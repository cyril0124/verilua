==> flow/design.v <==
module Top (
    input wire clk,
    input wire reset,
    output reg [7:0] count0,
    output reg [7:0] count1,
    output reg [7:0] count2 
);
reg [7:0] value;
always @(posedge clk) begin
    if (reset) begin
        count0 <= 0;
        count1 <= 0;
        count2 <= 0;
        value <= 0;
    end else begin
        count0 <= count0 + 1;
        count1 <= count1 + 2;
        count2 <= count2 + 3;
        value <= value + 4;
    end
end
endmodule
---- Tool chain data of Top ----
Tool output for the design above, in the order of the flow.
Line numbers count from 1 in the design file above.
Library cell names are shortened.
Not given: --
design
  top module .............................. Top
  clock ................................... clk
  cell library ............................ sky130hd
  corner .................................. tt_025C_1v80

---- After elaboration ----
Yosys after proc, flatten, opt, wreduce and memory -nomap, before mapping. Enables and synchronous resets that opt folds into registers are not counted as muxes. Memory bits, and registers merged into a memory's read port (data or address), are not among the register bits. Print and check cells are not counted. Equal cells are merged and count once.
bit counts
  flip-flop bits (word level) ............. 24
  bits of input ports ..................... 2
  output and inout port bits .............. 24
  cells after elaboration ................. 6
operators by class
  $add $sub $neg .......................... 3
operators by type and width
  kind                                  number
  adder 8 x 2 -> 8 bit with constant B  2
  adder 8 x 1 -> 8 bit with constant B  1

---- Depth ----
Longest topological path by Yosys (ltp), each cell counted once; first at word level (registers and memories cut), then after technology mapping (sequential cells cut; the memories' decode and read muxes count).
depth
  depth in word-level cells ............... 1
  ABC_AREA ................................ 1
  mapped depth ............................ 6
  depth with buffers taken out ............ 6

---- After synthesis ----
Yosys stat after the flow's synthesis: flattened, memories mapped to cells. It holds for the ABC_AREA given above (unset counts as 0); a run with the other value may have another netlist.
The area totals of this step are shown rounded.
synthesis totals
  standard cells after synthesis .......... 128
  area of sequential cells ................ 460 um^2
  buffers ................................. 3
  chip area (Yosys) ....................... 956 um^2
  flip-flop cells ......................... 23
cell types
  cell      number  total area (um^2)
  dfxtp_1   23      460.442
  nor2_1    32      120.115
  nand2_1   25      93.84
  a21oi_1   9       45.043
  nand3_1   8       40.038
  ha_1      3       37.536
  inv_1     9       33.782
  o21ai_0   4       20.019
  nor2_2    3       18.768
  xnor2_1   2       17.517
  nand3b_1  2       15.014
  buf_6     1       11.261
  nand3_2   1       10.01
  xor2_1    1       8.758
  buf_4     1       7.507
  inv_2     2       7.507
  buf_2     1       5.005
  conb_1    1       3.754

---- Timing after synthesis ----
Path of least setup slack by OpenSTA after synthesis, without wires, with an ideal clock, recovery checks aside; 20% of the period is set as input and as output delay. Where synthesis merged equal registers, the netlist keeps one of their names.
timing path after synthesis
  path type ............................... register to register
  start point ............................. register count2[0]
  end point ............................... register count2[6]
  library setup time ...................... 113 ps
  driving pins on the path ................ 7
  time at the first pin ................... 0 ps
  clock period ............................ 1,400 ps
  arrival ................................. 987 ps
  slack ................................... 301 ps
  path delay .............................. 1,100 ps
  data required time ...................... 1,287 ps
  path buffers ............................ 0
  period reached after synthesis .......... 1,099 ps
"path delay" is the arrival time less input delay plus setup time.
"driving pins on the path": output pins that drive a net of the path, with the launching flip-flop's if there is one; two outputs of one cell count as two.
"period reached after synthesis" = period - worst setup slack (recovery checks aside). The figure is calculated, with input and output delays left at 20% of the set period.
The rows between start and end are the longest chain of elaborated cells between them; the timing report does not say that the signal goes this way. Where chains are equally long, one stands for them.
A line is the first line of the expression or statement that the cell stems from. Yosys adds cells for indexed reads and writes and turns some case tables into memories.
between the ends, after synthesis
  path through ............................ dfxtp_1 inv_1 ha_1 nor2_1 nand3b_1 nand2_1 nor2_1
  length of the longest elaborated chain .. 1
  elaborated cells between the ends (all ways) .. 1
  RTL lines with such cells ............... 1
  those cells by class .................... add/sub (1)
ends and longest elaborated chain, after synthesis
  item                  RTL line  text
  start, declared       6         output reg [7:0] count2
  start, assigned       13        count2 <= 0;
  start, assigned       18        count2 <= count2 + 3;
  adder 8 x 2 -> 8 bit  18
  end, assigned         13
  end, assigned         18
  end, declared         6

---- Path in the finished layout ----
From the final timing report of run A: the path of least setup slack in the routed layout; clock arrival at registers is part of the times.
The path's times are printed in steps of 10 ps; the period is the one set.
timing path post-layout
  path type ............................... register to register
  start point ............................. register count2[0]
  end point ............................... register count2[5]
  time at the first pin ................... 300 ps
  slack ................................... -180 ps
  data required time ...................... 1,100 ps
  arrival ................................. 1,280 ps
  path buffers ............................ 2
  library setup time ...................... 90 ps
  clock period ............................ 886 ps
  driving pins on the path ................ 8
The rows between start and end are the longest chain of elaborated cells between them; the timing report does not say that the signal goes this way. Where chains are equally long, one stands for them.
between the ends, post-layout
  path through ............................ dfxtp_4 buf_6 buf_4 nor2_4 nor2_4 nand3_2 nand2_1 nor2_1
  length of the longest elaborated chain .. 1
  elaborated cells between the ends (all ways) .. 1
  RTL lines with such cells ............... 1
  those cells by class .................... add/sub (1)
ends and longest elaborated chain, post-layout
  item                  RTL line  text
  start, declared       6         output reg [7:0] count2
  start, assigned       13        count2 <= 0;
  start, assigned       18        count2 <= count2 + 3;
  adder 8 x 2 -> 8 bit  18
  end, assigned         13
  end, assigned         18
  end, declared         6

Module Top, platform sky130hd: 2 stored runs of the flow (Yosys, OpenROAD) with differing settings, in no particular order. Input and output delays are each 20% of the period that was set; the output load is 0.01 pF.
By "period achieved" is meant the clock period of the run minus its worst setup slack. This is arithmetic on one report: input and output delays are still those of the set period (20% each).
By "allowed time less slack (worst setup path)" is meant the share of the clock period that the worst setup path is allowed (20% is reserved at inputs, 20% at outputs), minus its slack. Clock arrival times at its registers enter into it.
"total power of the final layout" is the tool's figure for a default switching activity; nothing was simulated.
"allowed time less slack (worst setup path)" is given in steps of 10 ps.
The measured numbers are rounded.

---- run A ----
settings
  period_ns = 0.886
  CORE_UTILIZATION = 35
  PLACE_DENSITY_LB_ADDON = 0.03
  CORE_ASPECT_RATIO = 1.12
  CORE_MARGIN = 8
  ABC_AREA = 1
  GPL_TIMING_DRIVEN = 0
  CTS_CLUSTER_SIZE = 63
  CTS_CLUSTER_DIAMETER = 338
  MAX_ROUTING_LAYER = met5
  CAP_MARGIN = 20
  SLEW_MARGIN = 20
results
  utilization ............................. 70.1%
  period achieved ......................... 1,065 ps
  total power of the final layout ......... 2,120 µW
  die size ................................ 4,660 um^2
  cell area after synthesis ............... 956 um^2
  worst slack on setup checks ............. -179 ps
  allowed time less slack (worst setup path) .. 1,070 ps
  worst path kind ......................... register to register
  standard-cell area after layout ......... 1,860 um^2
  total negative setup slack .............. -3,350 ps
  lowest hold slack ....................... 132 ps

---- run B ----
settings
  period_ns = 1.7
  CORE_UTILIZATION = 23
  SETUP_SLACK_MARGIN = 0.08
  CELL_PAD_IN_SITES_DETAIL_PLACEMENT = 0
  ABC_AREA = 0
  GPL_TIMING_DRIVEN = 1
  CTS_CLUSTER_DIAMETER = 305
  CAP_MARGIN = 20
  CORE_MARGIN = 2
  SLEW_MARGIN = 20
results
  utilization ............................. 34.1%
  period achieved ......................... 1,559 ps
  total power of the final layout ......... 1,070 µW
  die size ................................ 4,430 um^2
  cell area after synthesis ............... 901 um^2
  worst slack on setup checks ............. 141 ps
  allowed time less slack (worst setup path) .. 1,220 ps
  worst path kind ......................... register to output
  standard-cell area after layout ......... 1,270 um^2
  total negative setup slack .............. 0 ps
  lowest hold slack ....................... 453 ps
